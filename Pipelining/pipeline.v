==> flow/design.v <==
module pipeline ( F, A, B, C, D, clk ) ; 
parameter N = 10 ;  
output [N-1:0] F ; 
input [N-1:0] A, B, C, D ; 
input clk ; 
reg [N-1:0] L12_x1, L12_x2, L12_D ; 
always @ (posedge clk ) 
	begin 
		L12_x1 <= A + B ; 
		L12_x2 <= C - D ; 
		L12_D <= D ; 
	end 
reg [N-1:0] L23_x3 , L23_D ; 
always @ ( posedge clk ) 
	begin 
		L23_x3 <= L12_x1 + L12_x2 ; 
		L23_D <=  L12_D ; 
	end 
reg [N-1:0] F_Out ; 
always @ ( posedge clk ) 
	F_Out <= L23_x3 * L23_D ; 
assign F = F_Out ; 
endmodule 
**Step by step through the tools: pipeline**

The steps from the RTL of pipeline to its reports follow in flow order.
Lines are those of the file above, counted from 1.
Library cell names are shortened.
The mark n/a stands for no value.

- Top module: pipeline
- Clock input: clk
- Library: sky130hd
- Library corner: tt_025C_1v80

**Word level**

Source: Yosys, flattened and elaborated, memories not mapped. Widths are those after wreduce; folded enables and synchronous resets count as part of the registers. Registers that Yosys merges into a memory's read port (data or address) are not register bits. Print and check cells do not count. Equal cells are merged and count once.

- Flip-flop bits (word level): 60
- Bits of input ports: 41
- Output and inout bits: 10
- Elaborated cells: 10

- $add $sub $neg: 3
- Multiply operators: 1

Operators with widths:

| operator | count |
|---|---|
| 10-bit by 10-bit multiplier with 10-bit output | 1 |
| 10-bit adder | 2 |
| 10-bit subtractor | 1 |

**Depth**

Yosys ltp: most cells in a row. Word level: on the elaborated netlist, between registers, memories and ports. Mapped: between sequential cells and ports; inverters and the memories' decode and read muxes count.

- Depth in word-level cells: 1
- ABC_AREA: 1
- Gate-level depth with buffers: 25
- Depth with buffers taken out: 24

**Mapped cells and area**

Source: synth_stat.txt of the flow (Yosys; design flattened, memories mapped). It holds for the ABC_AREA given above (unset counts as 0); a run with the other value may have another netlist.
Totals and module areas in this step are rounded.

- Mapped cells: 481
- Cell area after synthesis: 4000 um2
- Sequential part of the area: 1200 um2
- Flip-flops: 60
- Buffers: 7

Cells by type:

| cell | count | area in all (um2) |
|---|---|---|
| dfxtp_1 | 60 | 1.2E+03 |
| ha_1 | 51 | 638.112 |
| fa_1 | 25 | 500.48 |
| nand2_1 | 104 | 390.374 |
| inv_1 | 100 | 375.36 |
| xor2_1 | 25 | 218.96 |
| a21oi_1 | 29 | 145.139 |
| nand3_1 | 17 | 85.082 |
| xnor2_1 | 9 | 78.826 |
| nor2_1 | 14 | 52.55 |
| nand2_2 | 6 | 37.536 |
| buf_4 | 4 | 30.029 |
| o21ai_0 | 6 | 30.029 |
| nand4_1 | 4 | 25.024 |
| o21ai_1 | 5 | 25.024 |
| a21o_1 | 3 | 22.522 |
| buf_6 | 2 | 22.522 |
| o211ai_1 | 3 | 22.522 |

Not listed: further types 10, cells in them 14.

**Timing after synthesis**

OpenSTA on the mapped netlist: ideal clock, no wires. The path of least setup slack (recovery checks aside). Input and output delay are each 20% of the period. Register names are those of the netlist, which keeps one name where synthesis merged equal registers.

- Kind: register to register
- From: register L23_D[3]
- To: register F_Out[9]
- Period: 5890 ps
- Setup time: 112 ps
- Launch time at the first pin: 0 ps
- Data arrival time: 4077 ps
- Data required time: 5778 ps
- Slack: 1701 ps
- Path delay: 4189 ps
- Driving pins on the path: 20
- Buffers on the path: 1
- Synthesis period reached: 4189 ps

"path delay" = arrival - input delay + setup time.
"driving pins on the path" counts driving pins, that of a launching flip-flop among them; a cell with two outputs on the path counts twice.
"synthesis period reached" = period - worst setup slack (recovery checks aside). The figure is calculated, with input and output delays left at 20% of the set period.
Between the ends stands the longest chain of elaborated cells between them, by number of cells; it is not shown to be the way that was timed. Of several equally long chains one is given.
Each line given opens the expression or statement behind the cell; cells for indexed reads and writes are added by Yosys, which also makes memories of some case tables.

- Path through: dfxtp_1 -> buf_4 -> nand2_1 -> fa_1 -> inv_1 -> fa_1 -> inv_1 -> fa_1 -> inv_1 -> fa_1 -> inv_1 -> fa_1 -> inv_1 -> ha_1 -> a21oi_1 -> o21ai_0 -> a31oi_1 -> inv_1 -> nand3_1 -> nand2_1
- Length of the longest elaborated chain: 1
- Elaborated cells on any way between the ends: 1
- RTL lines with such cells: 1
- Classes of those cells: 1 x mul

RTL lines, path post-synthesis:

| element | RTL line | source |
|---|---|---|
| start, declared | 13 | `reg [N-1:0] L23_x3 , L23_D ;` |
| start, assigned | 17 | `L23_D <= L12_D ;` |
| 10-bit by 10-bit multiplier with 10-bit output | 21 | `F_Out <= L23_x3 * L23_D ;` |
| end, assigned | 21 |  |
| end, declared | 19 | `reg [N-1:0] F_Out ;` |

**Path in the finished layout**

From the final timing report of entry B: the path of least setup slack in the routed layout; clock arrival at registers is part of the times.
The report prints the path's times to 10 ps; the period is as set.

- Kind: register to register
- From: register L23_D[2]
- To: register F_Out[9]
- Period: 7710 ps
- Setup time: 100 ps
- Launch time at the first pin: 310 ps
- Data arrival time: 4650 ps
- Data required time: 7930 ps
- Slack: 3280 ps
- Driving pins on the path: 19
- Buffers on the path: 0

Between the ends stands the longest chain of elaborated cells between them, by number of cells; it is not shown to be the way that was timed. Of several equally long chains one is given.

- Path through: dfxtp_1 -> nand2_1 -> fa_1 -> inv_1 -> fa_1 -> inv_1 -> fa_1 -> inv_1 -> fa_1 -> inv_1 -> fa_1 -> inv_1 -> ha_1 -> a21oi_1 -> o21ai_0 -> a31oi_1 -> inv_1 -> nand3_1 -> nand2_1
- Length of the longest elaborated chain: 1
- Elaborated cells on any way between the ends: 1
- RTL lines with such cells: 1
- Classes of those cells: 1 x mul

RTL lines, path after layout:

| element | RTL line | source |
|---|---|---|
| start, declared | 13 | `reg [N-1:0] L23_x3 , L23_D ;` |
| start, assigned | 17 | `L23_D <= L12_D ;` |
| 10-bit by 10-bit multiplier with 10-bit output | 21 | `F_Out <= L23_x3 * L23_D ;` |
| end, assigned | 21 |  |
| end, declared | 19 | `reg [N-1:0] F_Out ;` |

Wiki page: pipeline / flow data

Measured results for pipeline: 2 stored runs of the Yosys and OpenROAD flow on sky130hd. The settings differ; the order carries no meaning. The constraints put input and output delay at 20% of the set period each and load the outputs with 0.01 pF.
"achieved period" = clock period - worst setup slack. The figure is calculated, with input and output delays left at 20% of the set period.
"time of the worst setup path" = time allowed to the worst setup path (clock period - input delay - output delay, where it has them) - its slack; a late launch clock adds to it, a late capture clock takes from it.
"total power of the final layout": no workload was simulated; the value follows from the tool's default switching activity.
"time of the worst setup path" is given in steps of 10 ps.
The measured numbers are rounded.

### Entry A

Settings: `period_ns=3.0`, `CORE_UTILIZATION=45`, `SETUP_SLACK_MARGIN=0.34`, `PLACE_DENSITY_LB_ADDON=0.3`, `CORE_MARGIN=3`, `CELL_PAD_IN_SITES_GLOBAL_PLACEMENT=3`, `GPL_ROUTABILITY_DRIVEN=1`, `CTS_CLUSTER_DIAMETER=270`, `SLEW_MARGIN=25`, `MAX_ROUTING_LAYER=met5`, `CAP_MARGIN=20`

No final report: placement broke off with FLW-0024.

### Entry B

Settings: `period_ns=7.71`, `CORE_UTILIZATION=35`, `SETUP_SLACK_MARGIN=-0.29`, `CORE_MARGIN=8`, `CELL_PAD_IN_SITES_DETAIL_PLACEMENT=1`, `ABC_AREA=1`, `CTS_CLUSTER_SIZE=46`, `CAP_MARGIN=20`, `SLEW_MARGIN=20`

- Time of the worst setup path: 4430 ps
- Critical path kind: register to register
- Standard-cell area after layout: 4900 um2
- Area of the synthesized netlist: 4000 um2
- Achieved period: 4432 ps
- Die area: 15000 um2
- Total power of the final layout: 2.4 mW
- Worst-case hold slack: 330 ps
- Setup slack of the worst path: 3300 ps
