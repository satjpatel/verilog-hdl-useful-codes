==> flow/design.v <==
module MUL_datapath ( 
	input ldA, ldB, ldP, clrP, decB, clk , 
	input [15:0] data_in , 
	output eqz ) ; 
wire [15:0] X, Y, Z, Bout, Bus ; 
	PIPO1 A (X, Bus, ldA, clk) ; 
	PIPO2 P (Y, Z, ldP, clrP, clk) ; 
	Counter B ( Bout, Bus, ldB, decB, clk) ; 
	ADD AD ( Z, X, Y) ; 
	EQZ COMP (eqz, Bout) ; 
endmodule 
module PIPO1 ( 
output reg [15:0] dout, 
input [15:0] din, 
input ld, clk ) ; 
always @ ( posedge clk) 
	if(ld) 
		dout <= din ; 
endmodule 
module PIPO2 ( 
output reg [15:0] dout, 
input [15:0] din, 
input ld, clr, clk ) ; 
always @ ( posedge clk ) 
	if(clr) 
		dout <= 16'b0 ; 
	else if (ld) 
		dout <= din ; 
endmodule 
module ADD ( 
output reg [15:0] out , 
input [15:0] in1, in2 ) ; 
always @ (*) 
	out = in1 + in2 ; 
endmodule 
module EQZ ( 
	output eqz , 
	input [15:0] data ) ; 
assign eqz = ( data == 0 ) ; 
endmodule 
module Counter ( dout, din, ld, dec, clk ) ; 
	input [15:0] din ; 
	input ld, dec, clk ; 
	output reg [15:0] dout ; 
	always @ ( posedge clk ) 
		if(ld) 
			dout <= din ; 
		else if(dec) 
			dout <= dout - 1 ; 
endmodule 
## Tool chain data of MUL_datapath

Tool output for the design above, in the order of the flow.
Lines are those of the file above, counted from 1.
Cell names lack the library's common part.
The mark n/a stands for no value.

- Top: MUL_datapath
- Clock input: clk
- Cell library: sky130hd
- Timing corner: tt_025C_1v80

## Word level

Source: Yosys, flattened and elaborated, memories not mapped. Widths are those after wreduce. Registers that Yosys merges into a memory's read port (data or address) are not register bits. Print and check cells do not count. Equal cells are merged and count once.

- Register bits: 16
- Input port bits: 22
- Output and inout bits: 1
- Word-level cells: 6

- $add $sub $neg: 1
- Mux-type cells: 2
- Reduce/logical cells: 2

Operators with widths:

| operator | number |
|---|---|
| 16-bit 2-to-1 mux | 2 |
| 16-bit by 1-bit subtractor with 16-bit output (second input constant) | 1 |
| 16-bit zero test | 1 |
| 2-bit nonzero test | 1 |

## Longest topological paths

Yosys ltp: most cells in a row. Word level: on the elaborated netlist, between registers, memories and ports. Mapped: between sequential cells and ports; inverters and the memories' decode and read muxes count.

- Depth after elaboration: 3
- ABC_AREA: 0
- Depth in mapped cells: 7
- Mapped depth without buffers: 6

## Synthesis result

Source: synth_stat.txt of the flow (Yosys; design flattened, memories mapped). It holds for the ABC_AREA given above (unset counts as 0); a run with the other value may have another netlist.
Totals and module areas in this step are rounded.

- Cells in the netlist: 57
- Mapped area: 759 µm²
- Sequential area: 480 µm²
- Flip-flops: 16
- Buffers: 1

Cells by type:

| cell | number | total area (µm²) |
|---|---|---|
| edfxtp_1 | 16 | 480.461 |
| xor2_1 | 10 | 87.584 |
| xnor2_1 | 3 | 26.275 |
| or4_4 | 2 | 22.522 |
| nor3_1 | 4 | 20.019 |
| nor4_1 | 3 | 18.768 |
| or3_1 | 3 | 18.768 |
| nor2_1 | 4 | 15.014 |
| ha_1 | 1 | 12.512 |
| nor3b_2 | 1 | 12.512 |
| inv_1 | 3 | 11.261 |
| nand2_1 | 3 | 11.261 |
| nand2b_1 | 1 | 6.256 |
| or2_2 | 1 | 6.256 |
| buf_2 | 1 | 5.005 |
| o21ai_0 | 1 | 5.005 |

The figures by module come from a second, unflattened synthesis with its own total; it is not the netlist above.

- Cell total of the unflattened synthesis: 94
- Area (unflattened synthesis): 980 µm²

Rows give one instance, submodules left out.

Modules:

| module | times used | cells | area (µm²) | seq. area (µm²) |
|---|---|---|---|---|
| Counter | 1 | 88 | 942 | 480 |
| EQZ | 1 | 5 | 33.8 | 0.0 |
| MUL_datapath | 1 | 1 | 3.8 | 0.0 |

## Timing after synthesis

OpenSTA on the mapped netlist: ideal clock, no wires. The path of least setup slack (recovery checks aside). Input and output delay are each 20% of the period. Register names are those of the netlist, which keeps one name where synthesis merged equal registers.

- Path kind: reg-to-output
- Start point: reg B.dout[8]
- End point: out eqz
- Period: 2390 ps
- Time at the first pin: 0 ps
- Arrival: 1818 ps
- Data required time: 1912 ps
- Path slack: 94 ps
- Delay of the path: 1818 ps
- Driving pins on the path: 4
- Period reached after synthesis: 2296 ps

"delay of the path" = arrival - input delay + setup time.
At an output port there is no setup time.
"driving pins on the path" counts driving pins, that of a launching flip-flop among them; a cell with two outputs on the path counts twice.
"period reached after synthesis" = period - worst setup slack (recovery checks aside). The figure is calculated, with input and output delays left at 20% of the set period.
Between the ends stands the longest chain of elaborated cells between them, by number of cells; it is not shown to be the way that was timed. Of several equally long chains one is given.
Each line given opens the expression or statement behind the cell; cells for indexed reads and writes are added by Yosys, which also makes memories of some case tables.

- Path through: edfxtp_1 or4_4 or4_4 nor4_1
- Length of the longest elaborated chain: 1
- Elaborated cells on any way between the ends: 1
- Source lines of those cells: 1
- Those cells by class: 1 x reduce/logical

Ends and longest elaborated chain, post-synthesis:

| what | RTL line | text |
|---|---|---|
| start, declared | 44 | `output reg [15:0] dout ;` |
| start, assigned | 47 | `dout <= din ;` |
| start, assigned | 49 | `dout <= dout - 1 ;` |
| 16-bit zero test | 39 | `assign eqz = ( data == 0 ) ;` |
| end, declared | 4 | `output eqz ) ;` |

## Path in the finished layout

Path of least setup slack in the final report of flow run B (OpenROAD, finished layout, wires in). Where an end is a register, its clock arrival counts in the times.
The path's times are printed in steps of 10 ps; the period is the one set.

- Path kind: reg-to-output
- Start point: reg B.dout[10]
- End point: out eqz
- Period: 1410 ps
- Time at the first pin: 300 ps
- Arrival: 2030 ps
- Data required time: 1130 ps
- Path slack: -900 ps
- Driving pins on the path: 5

Between the ends stands the longest chain of elaborated cells between them, by number of cells; it is not shown to be the way that was timed. Of several equally long chains one is given.

- Path through: edfxtp_1 or4_4 or4_4 nor4_4 buf_2
- Length of the longest elaborated chain: 1
- Elaborated cells on any way between the ends: 1
- Source lines of those cells: 1
- Those cells by class: 1 x reduce/logical

Ends and longest elaborated chain, after layout:

| what | RTL line | text |
|---|---|---|
| start, declared | 44 | `output reg [15:0] dout ;` |
| start, assigned | 47 | `dout <= din ;` |
| start, assigned | 49 | `dout <= dout - 1 ;` |
| 16-bit zero test | 39 | `assign eqz = ( data == 0 ) ;` |
| end, declared | 4 | `output eqz ) ;` |

Lab notebook: MUL_datapath

Measured results for MUL_datapath: 2 stored runs of the Yosys and OpenROAD flow on sky130hd. The settings differ; the order carries no meaning. The constraints put input and output delay at 20% of the set period each and load the outputs with 0.01 pF.
"reached clock period" is the run's clock period less its worst setup slack. It is reckoned from that one timing run; input and output delays stay at 20% of the period that was set.
"allowed time less slack (worst setup path)": the worst setup path's part of the clock period (all of it between registers, 20% less for each end at a port) less its slack. A launch clock that arrives late makes it longer, a capture clock that arrives late makes it shorter.
"power consumption": no workload was simulated; the value follows from the tool's default switching activity.
"allowed time less slack (worst setup path)" is given in steps of 10 ps.
The results are shown rounded.
Settings: -- = not set for that run.
Results: -- = not shown.

| name | flow run A | flow run B |
|---|---|---|
| period_ns | 1.74 | 1.41 |
| CORE_UTILIZATION | 58 | 56 |
| PLACE_DENSITY | 0.61 | -- |
| CORE_ASPECT_RATIO | 1.26 | -- |
| TNS_END_PERCENT | 35 | 30 |
| ABC_AREA | 0 | -- |
| CTS_CLUSTER_DIAMETER | 112 | -- |
| CAP_MARGIN | 30 | 20 |
| CORE_MARGIN | 2 | 2 |
| SLEW_MARGIN | 20 | 20 |
| SETUP_SLACK_MARGIN | -- | 0.36 |
| PLACE_DENSITY_LB_ADDON | -- | 0.24 |
| CELL_PAD_IN_SITES_GLOBAL_PLACEMENT | -- | 2 |
| CTS_CLUSTER_SIZE | -- | 12 |
| MAX_ROUTING_LAYER | -- | met5 |
| worst hold slack after layout (ps) | -- | 647 |
| total negative slack (ps) | -- | -5850 |
| reached clock period (ps) | -- | 2314 |
| chip area after synthesis (Yosys) (µm²) | -- | 759 |
| utilization in the final report (%) | -- | 94.6 |
| power consumption (W) | -- | 0.00177 |
| standard-cell area after routing (µm²) | -- | 1220 |
| smallest setup slack (ps) | -- | -904 |
| die size (µm²) | -- | 1670 |
| allowed time less slack (worst setup path) (ps) | -- | 2030 |
| worst setup path type | -- | reg-to-output |

Flow run A: unfinished; error DPL-0033 in routing
